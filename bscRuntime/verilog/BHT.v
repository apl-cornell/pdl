==> flow/design.v <==
module BHT(CLK,
	   RST,
	   PC_IN_PRED, SKIP_OFF_IN, TAKE_OFF_IN, TAKE_OUT,  
	   PC_IN_RES, TAKE_IN, WE  
	   );
   parameter num_entries = 4;
   parameter addr_width = 32;
   localparam entry_width = $clog2(num_entries);
   localparam SKIP_S = 2'd0,
     SKIP_W = 2'd1,
     TAKE_W = 2'd2,
     TAKE_S = 2'd3;   
   input CLK;
   input RST;   
   input [addr_width - 1 : 0] PC_IN_PRED;
   input [addr_width - 1 : 0] SKIP_OFF_IN;   
   input [addr_width - 1 : 0] TAKE_OFF_IN;
   output [addr_width - 1 : 0] TAKE_OUT;
   input  [addr_width - 1 : 0] PC_IN_RES;
   input  TAKE_IN;
   input  WE;
   reg [1:0]  hist[0:num_entries-1];
   reg [1:0]  NEXT_PRED;
   reg [addr_width-1: 0] REQ_PC;   
   wire [entry_width-1: 0] UPD_ENT;
   wire [entry_width-1: 0] REQ_ENT;   
   wire [1:0] CUR_PRED;
   wire [1:0] REQ_PRED;   
   integer    initi;
   assign REQ_ENT = PC_IN_PRED[entry_width-1:0];
   assign REQ_PRED = hist[REQ_ENT];
   assign TAKE_OUT = REQ_PC;
   assign UPD_ENT = PC_IN_RES[entry_width-1:0];
   assign CUR_PRED = hist[UPD_ENT];   
   always@(*)
     begin
	case (REQ_PRED)
	  SKIP_S: begin
	     REQ_PC = PC_IN_PRED + SKIP_OFF_IN;
	  end
	  SKIP_W: begin
	     REQ_PC = PC_IN_PRED + SKIP_OFF_IN;	     
	  end
	  TAKE_W: begin
	     REQ_PC = PC_IN_PRED + TAKE_OFF_IN;
	  end
	  TAKE_S: begin
	     REQ_PC = PC_IN_PRED + TAKE_OFF_IN;	     
	  end
	endcase  
     end  
   always@(*)     
     begin
	case (CUR_PRED)
	  SKIP_S: begin
	     NEXT_PRED = (TAKE_IN) ? SKIP_W : SKIP_S;	     
	  end
	  SKIP_W: begin
	     NEXT_PRED = (TAKE_IN) ? TAKE_W : SKIP_S;	     
	  end
	  TAKE_W: begin
	     NEXT_PRED = (TAKE_IN) ? TAKE_S : SKIP_W;	     
	  end	 
	  TAKE_S: begin
	     NEXT_PRED = (TAKE_IN) ? TAKE_S : TAKE_W;
	  end
	endcase  
     end  
   always@(posedge CLK)
     begin
	if (RST == 1)
	  begin
	     for (initi = 0; initi <= num_entries - 1; initi = initi + 1)
	       begin
		  hist[initi] <= TAKE_W;  
	       end
	  end
	else
	  begin
	     if (WE)
	       begin
		  hist[UPD_ENT] <=  NEXT_PRED;
	       end
	  end
     end  
endmodule
* Tool chain data of BHT
Tool output for the design above, in the order of the flow.
Line numbers count from 1 in the design file above.
Library cell names are shortened.
The mark -- stands for no value.
- Design top :: BHT
- Clock input :: CLK
- Library :: sky130hd
- Corner :: tt_025C_1v80

* Word level
Counts by Yosys on the flattened word-level netlist (proc, flatten, opt, wreduce; memories kept). Register bits leave out memories and registers merged into their read ports (data or address); mux counts leave out enables and synchronous resets folded into registers. Print and check cells are left out.
Yosys's memory passes give these memory sizes; they may raise the number of words (mostly to a power of two), join words into wider ones and drop unused or constant bits.
- Cells after elaboration :: 30
- Output and inout port bits :: 32
- Bits in writable memories :: 8
- Memories kept :: 1
- Bits in registers :: 0
** Memories
- hist :: words 4, width 2, RTL line 22 : reg [1:0]  hist[0:num_entries-1];
- Equality and inequality tests :: 6
- Reduce/logical cells :: 5
- Add/subtract/negate cells :: 2
- Muxes and demuxes :: 16
** Operators with widths (number)
- 32-bit adder :: 2
- 32-bit case mux with 2-bit select :: 1
- 2-bit two-way mux :: 8
- 2-bit == test (second input constant) :: 4
- 2-bit case mux with 4-bit select :: 1
- 2-bit OR reduction :: 3
- 1-bit two-way mux :: 6
- 2-bit by 1-bit == test with 1-bit output (second input constant) :: 2
- 2-bit logical NOT :: 2

* Longest topological paths
Depth = most cells in a row (Yosys ltp): at word level without a register or memory, in the mapped netlist without a sequential cell, where the memories' decode and read muxes count.
- Depth in word-level cells :: 5
- ABC_AREA :: 0
- Gate-level depth with buffers :: 14

* After synthesis
Source: synth_stat.txt of the flow (Yosys; design flattened, memories mapped). It holds for the ABC_AREA given above (unset counts as 0); a run with the other value may have another netlist.
** Cells by type
- ha_1 :: number 34, area in all 425.408 µm²
- mux2_2 :: number 32, area in all 360.346 µm²
- edfxtp_1 :: number 8, area in all 240.23 µm²
- xnor2_1 :: number 20, area in all 175.168 µm²
- a21oi_1 :: number 32, area in all 160.154 µm²
- nand2_1 :: number 26, area in all 97.594 µm²
- xor2_1 :: number 11, area in all 96.342 µm²
- o21ai_0 :: number 17, area in all 85.082 µm²
- nor2_1 :: number 15, area in all 56.304 µm²
- inv_1 :: number 13, area in all 48.797 µm²
- a21o_1 :: number 6, area in all 45.043 µm²
- mux4_2 :: number 2, area in all 45.043 µm²
- o211ai_1 :: number 6, area in all 45.043 µm²
- mux2i_1 :: number 4, area in all 40.038 µm²
- and3_1 :: number 6, area in all 37.536 µm²
- clkbuf_1 :: number 10, area in all 37.536 µm²
- a31oi_1 :: number 5, area in all 31.28 µm²
- nand4_1 :: number 5, area in all 31.28 µm²
Other cell types: 32; their cells: 62.
- Cells in the netlist :: 314
- Flip-flops :: 8
- Chip area (Yosys) :: 2534.9 µm²
- Sequential area :: 240.2 µm²

* Timing after synthesis
OpenSTA on the mapped netlist: ideal clock, no wires. The path of least setup slack (recovery checks aside). Input and output delay are each 20% of the period. Register names are those of the netlist, which keeps one name where synthesis merged equal registers.
- Kind :: input -> output
- From :: input port PC_IN_PRED[0]
- To :: output port TAKE_OUT[28]
- Arrival time :: 4.222 ns
- Time at the first pin :: 1.306 ns
- External output delay :: 1.306 ns
- Input delay :: 1.306 ns
- Path slack :: 1.002 ns
- Buffers on the path :: 1
- Stages :: 14
- Path delay :: 2.916 ns
- Clock period :: 6.53 ns
- Period reached after synthesis :: 5.528 ns
"path delay" = arrival - input delay + setup time.
A path that ends at an output port has no setup time.
"stages" counts driving pins, that of a launching flip-flop among them; a cell with two outputs on the path counts twice.
"period reached after synthesis" is the clock period less the worst setup slack; recovery checks do not enter. This is arithmetic on one report: input and output delays are still those of the set period (20% each).
The rows between start and end are the longest chain of elaborated cells between them; the timing report does not say that the signal goes this way. Where chains are equally long, one stands for them.
A line is the first line of the expression or statement that the cell stems from. Yosys adds cells for indexed reads and writes and turns some case tables into memories.
A memory read counts as a cell of the chain, while the word-level depth stops at memories.
- Path through :: mux2i_1 mux2_2 clkbuf_1 mux2_2 ha_1 inv_1 fa_1 inv_1 a21o_2 a41oi_1 o31ai_1 a21oi_1 a211oi_1 xor2_1
- Length of the longest elaborated chain :: 4
- Elaborated cells between the ends (all ways) :: 10
** Ends and longest elaborated chain, post-synthesis
- start: declaration :: RTL line 15 : input [addr_width - 1 : 0] PC_IN_PRED;
- memory read 4 x 2 bit :: RTL line 22 : reg [1:0]  hist[0:num_entries-1];
- 2-bit == test :: RTL line 37 : case (REQ_PRED)
- 2-bit OR reduction
- 32-bit case mux with 2-bit select :: RTL line 37
- end: declaration :: RTL line 18 : output [addr_width - 1 : 0] TAKE_OUT;

* Path in the finished layout
Path of least setup slack in the final report of stored run 1 (OpenROAD, finished layout, wires in). Where an end is a register, its clock arrival counts in the times.
- Kind :: input -> output
- From :: input port PC_IN_PRED[0]
- To :: output port TAKE_OUT[30]
- Stages :: 14
- Arrival time :: 6.55 ns
- Path slack :: -0.52 ns
- Time at the first pin :: 1.51 ns
- External output delay :: 1.51 ns
- Buffers on the path :: 3
- Input delay :: 1.51 ns
- Clock period :: 7.54 ns
The rows between start and end are the longest chain of elaborated cells between them; the timing report does not say that the signal goes this way. Where chains are equally long, one stands for them.
A memory read counts as a cell of the chain, while the word-level depth stops at memories.
- Path through :: clkdlybuf4s50_1 mux2i_1 mux2_2 clkbuf_1 mux2_2 ha_1 a21oi_1 o21bai_1 a41oi_1 o211ai_1 a21oi_1 o21ai_0 xor2_1 clkdlybuf4s50_1
- Length of the longest elaborated chain :: 4
- Elaborated cells between the ends (all ways) :: 10
** Ends and longest elaborated chain, post-layout
- start: declaration :: RTL line 15 : input [addr_width - 1 : 0] PC_IN_PRED;
- memory read 4 x 2 bit :: RTL line 22 : reg [1:0]  hist[0:num_entries-1];
- 2-bit == test :: RTL line 37 : case (REQ_PRED)
- 2-bit OR reduction
- 32-bit case mux with 2-bit select :: RTL line 37
- end: declaration :: RTL line 18 : output [addr_width - 1 : 0] TAKE_OUT;

Memo
Re: implementation data of BHT

Design BHT on sky130hd. What follows are 2 stored runs of the flow, each under its own settings; their order means nothing. The constraints put input and output delay at 20% of the set period each and load the outputs with 0.01 pF.
"period reached": clock period set for the run, less the worst setup slack. It is reckoned from that one timing run; input and output delays stay at 20% of the period that was set.
By "worst path time" is meant the share of the clock period that the worst setup path is allowed (20% is reserved at inputs, 20% at outputs), minus its slack. Clock arrival times at its registers enter into it.
"power" rests on the timing tool's default activity at the inputs, not on a simulated workload.

* Stored run 1
** Files
==> flow/run.sh <==
#!/bin/bash
# the make line also repeats the synthesis and layout settings of config.mk as NAME=value (left out here)
make -C /OpenROAD-flow-scripts/flow DESIGN_CONFIG=/design/flow/config.mk WORK_HOME=/design/flow/orfs CLKGATE_MAP_FILE= finish
==> flow/config.mk <==
export PLATFORM = sky130hd
export DESIGN_NAME = BHT
export DESIGN_NICKNAME = BHT
export VERILOG_FILES = /design/flow/design.v
export SDC_FILE = /design/flow/constraint.sdc
export NUM_CORES = 4
export LEC_CHECK = 0
export CAP_MARGIN = 20
export CELL_PAD_IN_SITES_GLOBAL_PLACEMENT = 0
export CORE_MARGIN = 4
export CORE_UTILIZATION = 53
export CTS_CLUSTER_SIZE = 35
export GPL_TIMING_DRIVEN = 0
export PLACE_DENSITY_LB_ADDON = 0.08
export SETUP_SLACK_MARGIN = -0.68
export SLEW_MARGIN = 15
==> flow/constraint.sdc <==
create_clock -name core_clock -period 7.54 [get_ports {CLK}]
set_input_delay 1.5080 -clock core_clock [delete_from_list [all_inputs] [get_ports {CLK}]]
set_output_delay 1.5080 -clock core_clock [all_outputs]
set_load 0.01 [all_outputs]
** Results
- Worst path time :: 5.04 ns
- Class of the worst setup path :: input -> output
- Chip area in the Yosys report :: 2534.9 µm²
- Final design utilization :: 87.9 %
- Power :: 0.4890 mW
- Worst hold slack after layout :: 1.018 ns
- Standard-cell area after routing :: 3958.8 µm²
- Smallest setup slack :: -0.516 ns
- Die size :: 5953.7 µm²
- Post-route setup TNS :: -3.205 ns
- Period reached :: 8.056 ns

* Stored run 2
** Files
==> flow/run.sh <==
#!/bin/bash
# the make line also repeats the synthesis and layout settings of config.mk as NAME=value (left out here)
make -C /OpenROAD-flow-scripts/flow DESIGN_CONFIG=/design/flow/config.mk WORK_HOME=/design/flow/orfs CLKGATE_MAP_FILE= finish
==> flow/config.mk <==
export PLATFORM = sky130hd
export DESIGN_NAME = BHT
export DESIGN_NICKNAME = BHT
export VERILOG_FILES = /design/flow/design.v
export SDC_FILE = /design/flow/constraint.sdc
export NUM_CORES = 4
export LEC_CHECK = 0
export CAP_MARGIN = 20
export CORE_MARGIN = 2
export CORE_UTILIZATION = 40
export SLEW_MARGIN = 20
==> flow/constraint.sdc <==
create_clock -name core_clock -period 4.56 [get_ports {CLK}]
set_input_delay 0.9120 -clock core_clock [delete_from_list [all_inputs] [get_ports {CLK}]]
set_output_delay 0.9120 -clock core_clock [all_outputs]
set_load 0.01 [all_outputs]
** Results
- Worst path time :: 2.95 ns
- Class of the worst setup path :: input -> output
- Chip area in the Yosys report :: 2534.9 µm²
- Final design utilization :: 83.2 %
- Power :: 0.9919 mW
- Worst hold slack after layout :: 0.994 ns
- Standard-cell area after routing :: 5195.0 µm²
- Smallest setup slack :: -0.214 ns
- Die size :: 6989.8 µm²
- Post-route setup TNS :: -1.990 ns
- Period reached :: 4.774 ns
